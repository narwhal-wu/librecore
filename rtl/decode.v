==> flow/design.v <==
`timescale 1ns / 1ps
module decode (
    input         CLK,
    input  [31:0] IF_ID_pc,         
    input  [31:0] IF_ID_inst,       
    input  [31:0] rs1,              
    input  [31:0] rs2,              
    input  [31:0] ID_EX_alu,        
    input  [4:0]  EX_MEM_rd,        
    input  [31:0] EX_MEM_alu,       
    input  [31:0] EX_MEM_inst,      
    input  [4:0]  MEM_WB_rd,        
    input         branch_taken,     
    input  [31:0] load_data,        
    output [31:0] ID_EX_pc,         
    output [31:0] ID_EX_inst,       
    output [31:0] ID_EX_rs1,        
    output [31:0] ID_EX_rs2,        
    output [4:0]  ID_EX_rd,         
    output [31:0] ID_EX_imm,        
    output        ID_EX_is_jalr,    
    output        ID_EX_is_jal,     
    output        ID_EX_is_sys,     
    output        ID_EX_is_branch,  
    output        Load_bubble,      
    output        rs2_Flag          
);
reg [31:0] id_ex_inst; 
reg [31:0] id_ex_pc;
reg [31:0] id_ex_rs1;    
reg [31:0] id_ex_rs2;   
reg [4:0]  id_ex_rd;    
reg [31:0] id_ex_imm;   
reg        id_ex_is_jalr;
reg        id_ex_is_jal;
reg        id_ex_is_sys;
reg        id_ex_is_branch;
reg        load_bubble;
reg        forward_rs1_EX;   
reg        forward_rs2_EX;   
reg        forward_rs1_MEM;  
reg        forward_rs2_MEM;  
reg        rs2_flag;
wire [31:0] ALL0  = 0;
wire [31:0] ALL1  = -1;
wire [31:0] imm_i_s = { IF_ID_inst[31] ? ALL1[31:12]: ALL0[31:12], IF_ID_inst[31:20] };
wire [31:0] imm_s_s = { IF_ID_inst[31] ? ALL1[31:12]: ALL0[31:12], IF_ID_inst[31:25], IF_ID_inst[11:7] };
wire [31:0] imm_b_s = { IF_ID_inst[31] ? ALL1[31:13]: ALL0[31:13], IF_ID_inst[31],    IF_ID_inst[7],  IF_ID_inst[30:25],IF_ID_inst[11:8],ALL0[0] };
wire [31:0] imm_j_s = { IF_ID_inst[31] ? ALL1[31:21]: ALL0[31:21], IF_ID_inst[31],    IF_ID_inst[19:12], IF_ID_inst[20], IF_ID_inst[30:21], ALL0[0] };
wire [31:0] imm_u_s = { IF_ID_inst[31:12], ALL0[11:0] };
assign ID_EX_pc        = id_ex_pc;
assign ID_EX_inst      = id_ex_inst;
assign ID_EX_rs1       = id_ex_rs1;
assign ID_EX_rs2       = id_ex_rs2;
assign ID_EX_rd        = id_ex_rd;
assign ID_EX_imm       = id_ex_imm;
assign ID_EX_is_jalr   = id_ex_is_jalr;
assign ID_EX_is_jal    = id_ex_is_jal;
assign ID_EX_is_sys    = id_ex_is_sys;
assign ID_EX_is_branch = id_ex_is_branch;
assign Load_bubble     = load_bubble;
assign rs2_Flag        = rs2_flag;
always @(*) begin
    if ((ID_EX_rd == IF_ID_inst[19:15]) && (ID_EX_rd != 0) && 
        (ID_EX_inst[6:0] != 7'b0100011) && (ID_EX_inst[6:0] != 7'b1100011) && (ID_EX_inst != 0)) forward_rs1_EX = 1;
    else                                                                             forward_rs1_EX = 0;
    if ((ID_EX_rd == IF_ID_inst[24:20]) && (ID_EX_rd != 0) && 
        (ID_EX_inst[6:0] != 7'b0100011) && (ID_EX_inst[6:0] != 7'b1100011) && (ID_EX_inst != 0)) forward_rs2_EX = 1;
    else                                                                             forward_rs2_EX = 0;
    if ((EX_MEM_rd == IF_ID_inst[19:15]) && (EX_MEM_rd != 0) && 
        (EX_MEM_inst[6:0] != 7'b1100011) && (EX_MEM_inst[6:0] != 7'b0100011) && (EX_MEM_inst != 0)) forward_rs1_MEM = 1;
    else                                                                                forward_rs1_MEM = 0;
    if ((EX_MEM_rd == IF_ID_inst[24:20]) && (EX_MEM_rd != 0) && 
        (EX_MEM_inst[6:0] != 7'b1100011) && (EX_MEM_inst[6:0] != 7'b0100011) && (EX_MEM_inst != 0)) forward_rs2_MEM = 1;
    else                                                                                forward_rs2_MEM = 0;
end
always @(*) begin
    if (IF_ID_inst[6:0] == 7'b0000011) load_bubble = 1;
    else                         load_bubble = 0;
end
always @(posedge CLK) begin
    if (forward_rs2_MEM && EX_MEM_inst[6:0] == 7'b0000011 && EX_MEM_inst[11:7] == IF_ID_inst[24:20]) rs2_flag <= 1;
    else                                                                                       rs2_flag <= 0;
end
always @(posedge CLK) begin
    id_ex_pc <= IF_ID_pc;
    if (branch_taken) id_ex_inst <= 32'h00000000;
    else              id_ex_inst <= IF_ID_inst;
    if           (forward_rs1_EX)  id_ex_rs1 <= ID_EX_alu;
    else if      (forward_rs1_MEM && EX_MEM_inst[6:0] == 7'b0000011 && EX_MEM_inst[11:7] == IF_ID_inst[19:15]) id_ex_rs1 <= load_data;
    else if      (forward_rs1_MEM) id_ex_rs1 <= EX_MEM_alu;
    else                           id_ex_rs1 <= rs1;
    if           (forward_rs2_EX)  id_ex_rs2 <= ID_EX_alu;
    else if      (forward_rs2_MEM && EX_MEM_inst[6:0] == 7'b0000011 && EX_MEM_inst[11:7] == IF_ID_inst[24:20]) id_ex_rs2 <= load_data;
    else if      (forward_rs2_MEM) id_ex_rs2 <= EX_MEM_alu;
    else                           id_ex_rs2 <= rs2;
    id_ex_rd <= IF_ID_inst[11:7];
    case (IF_ID_inst[6:0])
        7'b1100111:    id_ex_imm <= imm_i_s;
        7'b1101111:     id_ex_imm <= imm_j_s;
        7'b1100011:     id_ex_imm <= imm_b_s;
        7'b0110111:     id_ex_imm <= imm_u_s;
        7'b0010111:   id_ex_imm <= imm_u_s;
        7'b0000011:     id_ex_imm <= imm_i_s;
        7'b0100011:     id_ex_imm <= imm_s_s;
        default:  id_ex_imm <= imm_i_s;
    endcase
    id_ex_is_jalr   <= (IF_ID_inst[6:0] == 7'b1100111);
    id_ex_is_jal    <= (IF_ID_inst[6:0] == 7'b1101111);
    id_ex_is_sys    <= (IF_ID_inst[6:0] == 7'b1110011);
    id_ex_is_branch <= (IF_ID_inst[6:0] == 7'b1100011); 
end    
endmodule
* From RTL to reports: decode
The steps from the RTL of decode to its reports follow in flow order.
Lines are those of the file above, counted from 1.
Operators carry their Yosys type and port widths (W data, S select, Z words).
A cell with n/a has no value.
- Top :: decode
- Clock port :: CLK
- Standard-cell library :: sky130hd
- Corner :: tt_025C_1v80

* Word-level counts
Yosys after proc, flatten, opt, wreduce and memory -nomap, before mapping. Enables and synchronous resets that opt folds into registers are not counted as muxes. Memory bits, and registers merged into a memory's read port (data or address), are not among the register bits. Print and check cells are not counted. Equal cells are merged and count once.
- Bits in registers :: 170
- Bits in latches :: 0
- RAM bits :: 0
- Memory bits (read-only) :: 0
- Clocked read ports x word width :: 0
- Memory cells :: 0
- Bits of input ports :: 268
- Output and inout bits :: 171
- $add $sub $neg :: 0
- Multiply operators :: 0
- Div/mod/pow operators :: 0
- $lt $le $gt $ge :: 0
- Equality and inequality tests :: 19
- Shifts and indexed selects :: 0
- Muxes and demuxes :: 16
- Bitwise gates (word level) :: 0
- Reductions and logical operators :: 25
** Operators with widths (count)
- $mux W32 :: 6
- $pmux W32 S4 :: 1
- $reduce_bool A32 Y1 :: 2
- $eq A5 B5 Y1 :: 6
- $eq A7 B7 Y1 const B :: 4
- $logic_and A1 B1 Y1 :: 20
- $mux W20 :: 1
- $mux W19 :: 1
- $eq A7 B2 Y1 const B :: 2
- $eq A7 B6 Y1 const B :: 2
- $ne A7 B6 Y1 const B :: 2
- $ne A7 B7 Y1 const B :: 2
- $mux W11 :: 1
- $reduce_bool A5 Y1 :: 2
- $eq A7 B5 Y1 const B :: 1
- $mux W1 :: 6
- $reduce_or A2 Y1 :: 1

* Longest topological paths
Longest topological path by Yosys (ltp), each cell counted once; first at word level (registers and memories cut), then after technology mapping (sequential cells cut; the memories' decode and read muxes count).
- Depth in word-level cells :: 10
- ABC_AREA :: 0
- Mapped depth :: 8

* Synthesis result
Source: synth_stat.txt of the flow (Yosys; design flattened, memories mapped). It holds for the ABC_AREA given above (unset counts as 0); a run with the other value may have another netlist.
The area totals of this step are shown rounded.
- Standard cells after synthesis :: 753
- Synthesis area :: 7109 um^2
- Flip-flops :: 170
- Buffers :: 80
** Cell types (count)
- sky130_fd_sc_hd__dfxtp_1 :: 170
- sky130_fd_sc_hd__a41oi_2 :: 30
- sky130_fd_sc_hd__nand4_1 :: 69
- sky130_fd_sc_hd__nor3_1 :: 77
- sky130_fd_sc_hd__nand3_1 :: 70
- sky130_fd_sc_hd__o21ai_0 :: 68
- sky130_fd_sc_hd__a41oi_1 :: 34
- sky130_fd_sc_hd__clkbuf_1 :: 62
- sky130_fd_sc_hd__nor2b_1 :: 36
- sky130_fd_sc_hd__xor2_1 :: 22
- sky130_fd_sc_hd__a21o_1 :: 19
- sky130_fd_sc_hd__nor4_1 :: 17
- sky130_fd_sc_hd__xnor2_1 :: 8
- sky130_fd_sc_hd__buf_2 :: 13
- sky130_fd_sc_hd__nand2_1 :: 11
- sky130_fd_sc_hd__nor2_1 :: 10
- sky130_fd_sc_hd__buf_6 :: 3
- sky130_fd_sc_hd__nand2b_1 :: 5
Not listed: further types 22, cells in them 29.

* Path before layout
OpenSTA on the mapped netlist: ideal clock, no wires. The path of least setup slack (recovery checks aside). Input and output delay are each 20% of the period. Register names are those of the netlist, which keeps one name where synthesis merged equal registers.
- Path type :: input to register
- Start point :: input port EX_MEM_inst[4]
- End point :: register id_ex_rs1[10]
- Clock period :: 2.26 ns
- Input delay :: 0.452 ns
- Library setup time :: 0.077 ns
- Arrival time :: 2.070 ns
- Setup slack :: 0.114 ns
- Delay of the path :: 1.695 ns
- Driving pins on the path :: 6
- Path buffers :: 1
- Synthesis period reached :: 2.146 ns
"delay of the path" is the arrival time less input delay plus setup time.
"driving pins on the path": output pins that drive a net of the path, with the launching flip-flop's if there is one; two outputs of one cell count as two.
"synthesis period reached" = period - worst setup slack (recovery checks aside). The figure is calculated, with input and output delays left at 20% of the set period.
Between the ends stands the longest chain of elaborated cells between them, by number of cells; it is not shown to be the way that was timed. Of several equally long chains one is given.
A line is the first line of the expression or statement that the cell stems from. Yosys adds cells for indexed reads and writes and turns some case tables into memories.
A register here has more assigning lines than the two given.
- Cells stage by stage :: sky130_fd_sc_hd__or3_4 > sky130_fd_sc_hd__or4_4 > sky130_fd_sc_hd__nor4_4 > sky130_fd_sc_hd__buf_6 > sky130_fd_sc_hd__nand3_1 > sky130_fd_sc_hd__a41oi_2
- Cells in the longest elaborated chain :: 9
- Elaborated cells between the ends (all ways) :: 13
** RTL lines, path after synthesis
- start: declaration :: RTL line 11 : input  [31:0] EX_MEM_inst,
- $ne A7 B7 Y1 :: RTL line 71 : (EX_MEM_inst[6:0] != 7'b1100011) && (EX_MEM_inst[6:0] != 7'b0100011) && (EX_MEM_inst != 0)) forward_rs1_MEM = ...
- $logic_and A1 B1 Y1 (3 in a row) :: RTL line 70 : if ((EX_MEM_rd == IF_ID_inst[19:15]) && (EX_MEM_rd != 0) &&
- $mux W1 :: RTL line 70
- $logic_and A1 B1 Y1 (2 in a row) :: RTL line 90 : else if      (forward_rs1_MEM && EX_MEM_inst[6:0] == 7'b0000011 && EX_MEM_inst[11:7] == IF_ID_inst[19:15]) id_ ...
- $mux W32 :: RTL line 90
- $mux W32 :: RTL line 89 : if           (forward_rs1_EX)  id_ex_rs1 <= ID_EX_alu;
- end: assignment :: RTL line 89
- end: assignment :: RTL line 90
- end: declaration :: RTL line 30 : reg [31:0] id_ex_rs1;

* Timing after layout
From the final timing report of flow run B: the path of least setup slack in the routed layout; clock arrival at registers is part of the times.
- Path type :: input to register
- Start point :: input port EX_MEM_inst[6]
- End point :: register id_ex_rs2[29]
- Clock period :: 1.8 ns
- Input delay :: 0.36 ns
- Library setup time :: 0.12 ns
- Arrival time :: 2.61 ns
- Setup slack :: -0.50 ns
- Driving pins on the path :: 9
- Path buffers :: 4
Between the ends stands the longest chain of elaborated cells between them, by number of cells; it is not shown to be the way that was timed. Of several equally long chains one is given.
A register here has more assigning lines than the two given.
- Cells stage by stage :: sky130_fd_sc_hd__buf_6 > sky130_fd_sc_hd__or3_4 > sky130_fd_sc_hd__buf_4 > sky130_fd_sc_hd__nor4_1 > sky130_fd_sc_hd__and2_1 > sky130_fd_sc_hd__clkbuf_2 > sky130_fd_sc_hd__buf_4 > sky130_fd_sc_hd__nand3_1 > sky130_fd_sc_hd__a41oi_4
- Cells in the longest elaborated chain :: 9
- Elaborated cells between the ends (all ways) :: 13
** RTL lines, path after layout
- start: declaration :: RTL line 11 : input  [31:0] EX_MEM_inst,
- $ne A7 B7 Y1 :: RTL line 74 : (EX_MEM_inst[6:0] != 7'b1100011) && (EX_MEM_inst[6:0] != 7'b0100011) && (EX_MEM_inst != 0)) forward_rs2_MEM = ...
- $logic_and A1 B1 Y1 (3 in a row) :: RTL line 73 : if ((EX_MEM_rd == IF_ID_inst[24:20]) && (EX_MEM_rd != 0) &&
- $mux W1 :: RTL line 73
- $logic_and A1 B1 Y1 (2 in a row) :: RTL line 94 : else if      (forward_rs2_MEM && EX_MEM_inst[6:0] == 7'b0000011 && EX_MEM_inst[11:7] == IF_ID_inst[24:20]) id_ ...
- $mux W32 :: RTL line 94
- $mux W32 :: RTL line 93 : if           (forward_rs2_EX)  id_ex_rs2 <= ID_EX_alu;
- end: assignment :: RTL line 93
- end: assignment :: RTL line 94
- end: declaration :: RTL line 31 : reg [31:0] id_ex_rs2;

## Implementation results

Top module decode; platform sky130hd; tools Yosys and OpenROAD; 2 stored runs in no particular order. Input and output delays are each 20% of the period that was set; the output load is 0.01 pF.
"achieved clock period" = clock period - worst setup slack. The figure is calculated, with input and output delays left at 20% of the set period.
By "time on the worst setup path" is meant the share of the clock period that the worst setup path is allowed (20% is reserved at inputs, 20% at outputs), minus its slack. Clock arrival times at its registers enter into it.
"power" is the tool's figure for a default switching activity; nothing was simulated.
Measured values are rounded.

** Flow run A
- Settings :: period_ns=1.27; CORE_UTILIZATION=27; SETUP_SLACK_MARGIN=0.34; PLACE_DENSITY=0.94; CORE_ASPECT_RATIO=0.9; CORE_MARGIN=10; CELL_PAD_IN_SITES_DETAIL_PLACEMENT=2; TNS_END_PERCENT=100; ABC_AREA=0; GPL_TIMING_DRIVEN=1; CTS_CLUSTER_DIAMETER=85; CAP_MARGIN=20; SLEW_MARGIN=20
- Outcome :: did not finish, routing stopped with ODB-0269

** Flow run B
- Settings :: period_ns=1.8; CORE_UTILIZATION=45; SETUP_SLACK_MARGIN=0.45; PLACE_DENSITY_LB_ADDON=0.28; GPL_TIMING_DRIVEN=0; CAP_MARGIN=20; CORE_MARGIN=2; SLEW_MARGIN=20
- Time on the worst setup path :: 1.94 ns
- Critical path kind :: input to register
- Worst hold slack in the final report :: 0.129 ns
- Setup slack of the critical path :: -0.498 ns
- Power :: 10160 uW
- Achieved clock period :: 2.298 ns
- Total die area :: 16820 um^2
- Standard-cell area after routing :: 13690 um^2
- Yosys chip area after synthesis :: 7109 um^2
- Utilization after layout :: 89.4%
- Setup total negative slack :: -19.69 ns
